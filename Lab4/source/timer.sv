==> flow/design.v <==
module flex_counter
#(
	NUM_CNT_BITS = 4
)
(
	input wire clk,
	input wire n_rst,
	input wire clear,
	input wire count_enable,
	input wire [NUM_CNT_BITS-1:0] rollover_val,
	output wire [NUM_CNT_BITS-1:0] count_out,
	output wire rollover_flag
);
  reg current_flag;
  reg next_flag;
  reg [NUM_CNT_BITS-1:0] current;
  reg [NUM_CNT_BITS-1:0] next;
always_ff @ (posedge clk, negedge n_rst) begin
    if( n_rst == 0) begin
      current <= '0;
      current_flag <= '0;     
    end
    else begin
      current <= next;
      current_flag <= next_flag;
    end
  end
 always_comb  begin    
    if(clear == 1) begin
      next = '0;
      next_flag = '0;
    end
    else begin 
      if(count_enable == 1) begin      
        next = current + 1;
        next_flag = 1'b0;
        if(next== (rollover_val + 1)) begin
           next= 1;
          end
        if(next == rollover_val)
           next_flag = 1'b1;
          end
      else begin
        next_flag = 1'b0;
        next = current;
      end     
    end   
  end
  assign count_out = current;
  assign rollover_flag = current_flag;
endmodule
module timer 
(
	input wire clk,
	input wire n_rst,
	input wire enable_timer,
	output wire shift_strobe,
	output wire packet_done
);
reg state1;
reg delayed_enable_timer;
reg [3:0] out_count1;
reg [3:0] out_count2;
flex_counter #(4) count_10
    (
        .clk(clk),
 	    .n_rst(n_rst),
 	    .clear(packet_done),
 	    .count_enable(delayed_enable_timer),
 	    .rollover_val(4'd10),
 	    .count_out(out_count1),
 	    .rollover_flag(shift_strobe)
    );
flex_counter #(4) count_9
    (
        .clk(clk),
        .n_rst(n_rst),
        .clear(packet_done),
        .count_enable(shift_strobe),
        .rollover_val(4'd9),
        .count_out(out_count2),
        .rollover_flag(packet_done)
    );
always_ff @ (posedge clk, negedge n_rst)
begin
	if(n_rst == 0)
	begin
		state1 <= 0 ;
		delayed_enable_timer <= 0;
	end
	else
	begin
		state1 <= enable_timer;
		delayed_enable_timer <= state1;
	end
end
endmodule
==> Tool chain data of timer <==
Tool output for the design above, in the order of the flow.
Line numbers count from 1 in the design file above.
Cell names lack the library's common part.
{ "setup": {"design": "timer", "clock_port": "clk", "library": "sky130hd", "pvt_corner": "tt_025C_1v80"} }

==> Elaborated design <==
Source: Yosys, flattened and elaborated, memories not mapped. Widths are those after wreduce. Registers that Yosys merges into a memory's read port (data or address) are not register bits. Print and check cells do not count. Equal cells are merged and count once.
{ "classes": {"add_sub_neg": 2, "n_mul": 0, "div_mod_pow": 0, "compare": 0, "n_eq": 4, "shift": 0, "mux": 16, "n_logic": 0, "reduce_logical": 2} }
{ "ops": {"columns": ["operator", "count"], "rows": [
  ["4-bit two-way mux", 10],
  ["4-bit == test with constant B", 4],
  ["4-bit by 1-bit adder with 4-bit output with constant B", 2],
  ["1-bit two-way mux", 6],
  ["2-bit nonzero test", 2]
]} }
{ "word_totals": {"reg_bits": 12, "latchBits": 0, "ram_bits": 0, "rom_bits": 0, "clocked_rd_ports_x_width": 0, "mem_count": 0, "in_bits": 3} }

==> Logic depth <==
Longest topological path by Yosys (ltp), each cell counted once; first at word level (registers and memories cut), then after technology mapping (sequential cells cut; the memories' decode and read muxes count).
{ "depth": {"word_depth": 9, "ABC_AREA": 0, "mapped_depth": 6} }

==> After synthesis <==
Source: synth_stat.txt of the flow (Yosys; design flattened, memories mapped). It holds for the ABC_AREA given above (unset counts as 0); a run with the other value may have another netlist.
The area totals of this step are shown rounded.
{ "by_type": {"columns": ["cell_type", "count"], "rows": [
  ["dfrtp_1", 12],
  ["ha_1", 5],
  ["xor2_1", 3],
  ["inv_1", 6],
  ["nand3b_1", 3],
  ["nand3_1", 4],
  ["a32oi_2", 1],
  ["o41ai_2", 1],
  ["a21oi_1", 3],
  ["nor2_1", 4],
  ["a22oi_2", 1],
  ["a31oi_1", 2],
  ["nand2b_1", 2],
  ["nor2b_1", 2],
  ["nor4_2", 1],
  ["buf_6", 1],
  ["nand2_1", 3],
  ["a21bo_1", 1]
]} }
Other cell types: 15; their cells: 17.
{ "mapped": {"cell_count": 72, "mapped_area_um2": 733, "sequential_area_um2": 300, "ffs": 12} }
The figures by module come from a second, unflattened synthesis with its own total; it is not the netlist above.
{ "unflattened": {"cells_unflattened": 90, "hier_area_um2": 888} }
Each row is one instance without its submodules.
{ "modules": {"columns": ["module", "instances", "n_cells", "area_um2", "mod_seq_area_um2"], "rows": [
  ["flex_counter (NUM_CNT_BITS=4)", 2, 43, 415, 125],
  ["timer", 1, 4, 57.6, 50.0]
]} }

==> Worst setup path after synthesis <==
Source: OpenSTA report_checks on the synthesized netlist (no wires, ideal clock, input and output delay 20% of the period each), path of least setup slack; recovery checks are left aside. Register names are those of the netlist, which keeps one name where synthesis merged equal registers.
{ "synth_timing": {"kind": "flip-flop to flip-flop", "from": "register count_10.current[0]", "to": "register count_10.current_flag", "tclk_ps": 1620, "setup_ps": 96, "launch_ps": 0, "t_arrival_ps": 1263, "t_required_ps": 1524, "setup_slack_ps": 261, "path_delay_ps": 1359, "driving_pins": 7, "n_path_buf": 1, "synth_period_reached_ps": 1359} }
"path_delay_ps" is the arrival time less input delay plus setup time.
"driving_pins" counts driving pins, that of a launching flip-flop among them; a cell with two outputs on the path counts twice.
"synth_period_reached_ps" = period - worst setup slack (recovery checks aside). The figure is calculated, with input and output delays left at 20% of the set period.
Between the ends stands the longest chain of elaborated cells between them, by number of cells; it is not shown to be the way that was timed. Of several equally long chains one is given.
A line is the first line of the expression or statement that the cell stems from. Yosys adds cells for indexed reads and writes and turns some case tables into memories.
{ "synth_between": {"path_cell_list": "dfrtp_1 buf_6 inv_1 ha_1 a32oi_2 a22oi_2 nor4_2", "elab_chain_len": 9} }
{ "synth_rtl": {"columns": ["element", "line", "source"], "rows": [
  ["start: declaration", 16, "reg [NUM_CNT_BITS-1:0] current;"],
  ["start: assignment", 20, "current <= '0;"],
  ["start: assignment", 24, "current <= next;"],
  ["4-bit by 1-bit adder with 4-bit output", 35, "next = current + 1;"],
  ["4-bit == test", 37, "if(next== (rollover_val + 1)) begin"],
  ["4-bit two-way mux", 37, null],
  ["4-bit two-way mux", 34, "if(count_enable == 1) begin"],
  ["4-bit two-way mux", 29, "if(clear == 1) begin"],
  ["4-bit == test", 40, "if(next == rollover_val)"],
  ["1-bit two-way mux", 40, null],
  ["1-bit two-way mux", 34, null],
  ["1-bit two-way mux", 29, null],
  ["end: assignment", 21, "current_flag <= '0;"],
  ["end: assignment", 25, "current_flag <= next_flag;"],
  ["end: declaration", 14, "reg current_flag;"]
]} }

==> Worst path after layout <==
Path of least setup slack in the final report of run 2 (OpenROAD, finished layout, wires in). Where an end is a register, its clock arrival counts in the times.
The path's times are printed in steps of 10 ps; the period is the one set.
{ "layout_timing": {"kind": "flip-flop to output port", "from": "register count_9.current_flag", "to": "output packet_done", "tclk_ps": 2350, "launch_ps": 270, "t_arrival_ps": 1470, "t_required_ps": 1880, "setup_slack_ps": 410, "driving_pins": 2, "n_path_buf": 1} }
{ "layout_between": {"path_cell_list": "dfrtp_1 clkdlybuf4s50_1", "elab_chain_len": 0} }
{ "layout_rtl": {"columns": ["element", "line", "source"], "rows": [
  ["start: declaration", 14, "reg current_flag;"],
  ["start: assignment", 21, "current_flag <= '0;"],
  ["start: assignment", 25, "current_flag <= next_flag;"],
  ["end: declaration", 58, "output wire packet_done"]
]} }

Add stored flow runs of timer

Measured results for timer: 2 stored runs of the Yosys and OpenROAD flow on sky130hd. The settings differ; the order carries no meaning. The constraints put input and output delay at 20% of the set period each and load the outputs with 0.01 pF.
"achievedPeriod_ps" means the clock period less the worst setup slack. The figure is calculated, with input and output delays left at 20% of the set period.
"power_total_uw": no workload was simulated; the value follows from the tool's default switching activity.
The results are shown rounded.
[
  {
    "run": "run 1",
    "settings": { "period_ns": 1.42, "CORE_UTILIZATION": 70, "SETUP_SLACK_MARGIN": -0.03, "PLACE_DENSITY_LB_ADDON": 0.28, "CORE_MARGIN": 4, "TNS_END_PERCENT": 40, "ABC_AREA": 1, "GPL_ROUTABILITY_DRIVEN": 0, "CTS_CLUSTER_SIZE": 24, "CTS_CLUSTER_DIAMETER": 191, "CAP_MARGIN": 35, "SLEW_MARGIN": 20, "MIN_ROUTING_LAYER": "met2" },
    "outcome": "stopped before the end: floorplanning reported PDN-0185"
  },
  {
    "run": "run 2",
    "settings": { "period_ns": 2.35, "CORE_UTILIZATION": 59, "SETUP_SLACK_MARGIN": 0.18, "PLACE_DENSITY": 0.66, "TNS_END_PERCENT": 35, "GPL_TIMING_DRIVEN": 1, "GPL_ROUTABILITY_DRIVEN": 0, "CAP_MARGIN": 0, "CORE_MARGIN": 2, "SLEW_MARGIN": 20 },
    "results": { "power_total_uw": 918, "setup_ws_ps": 405, "finalCellArea_um2": 808, "synthesis_area_um2": 733, "achievedPeriod_ps": 1945, "total_die_area_um2": 1540, "utilization_frac": 0.718, "ws_hold_ps": 363, "tns_setup_ps": 0 }
  }
]
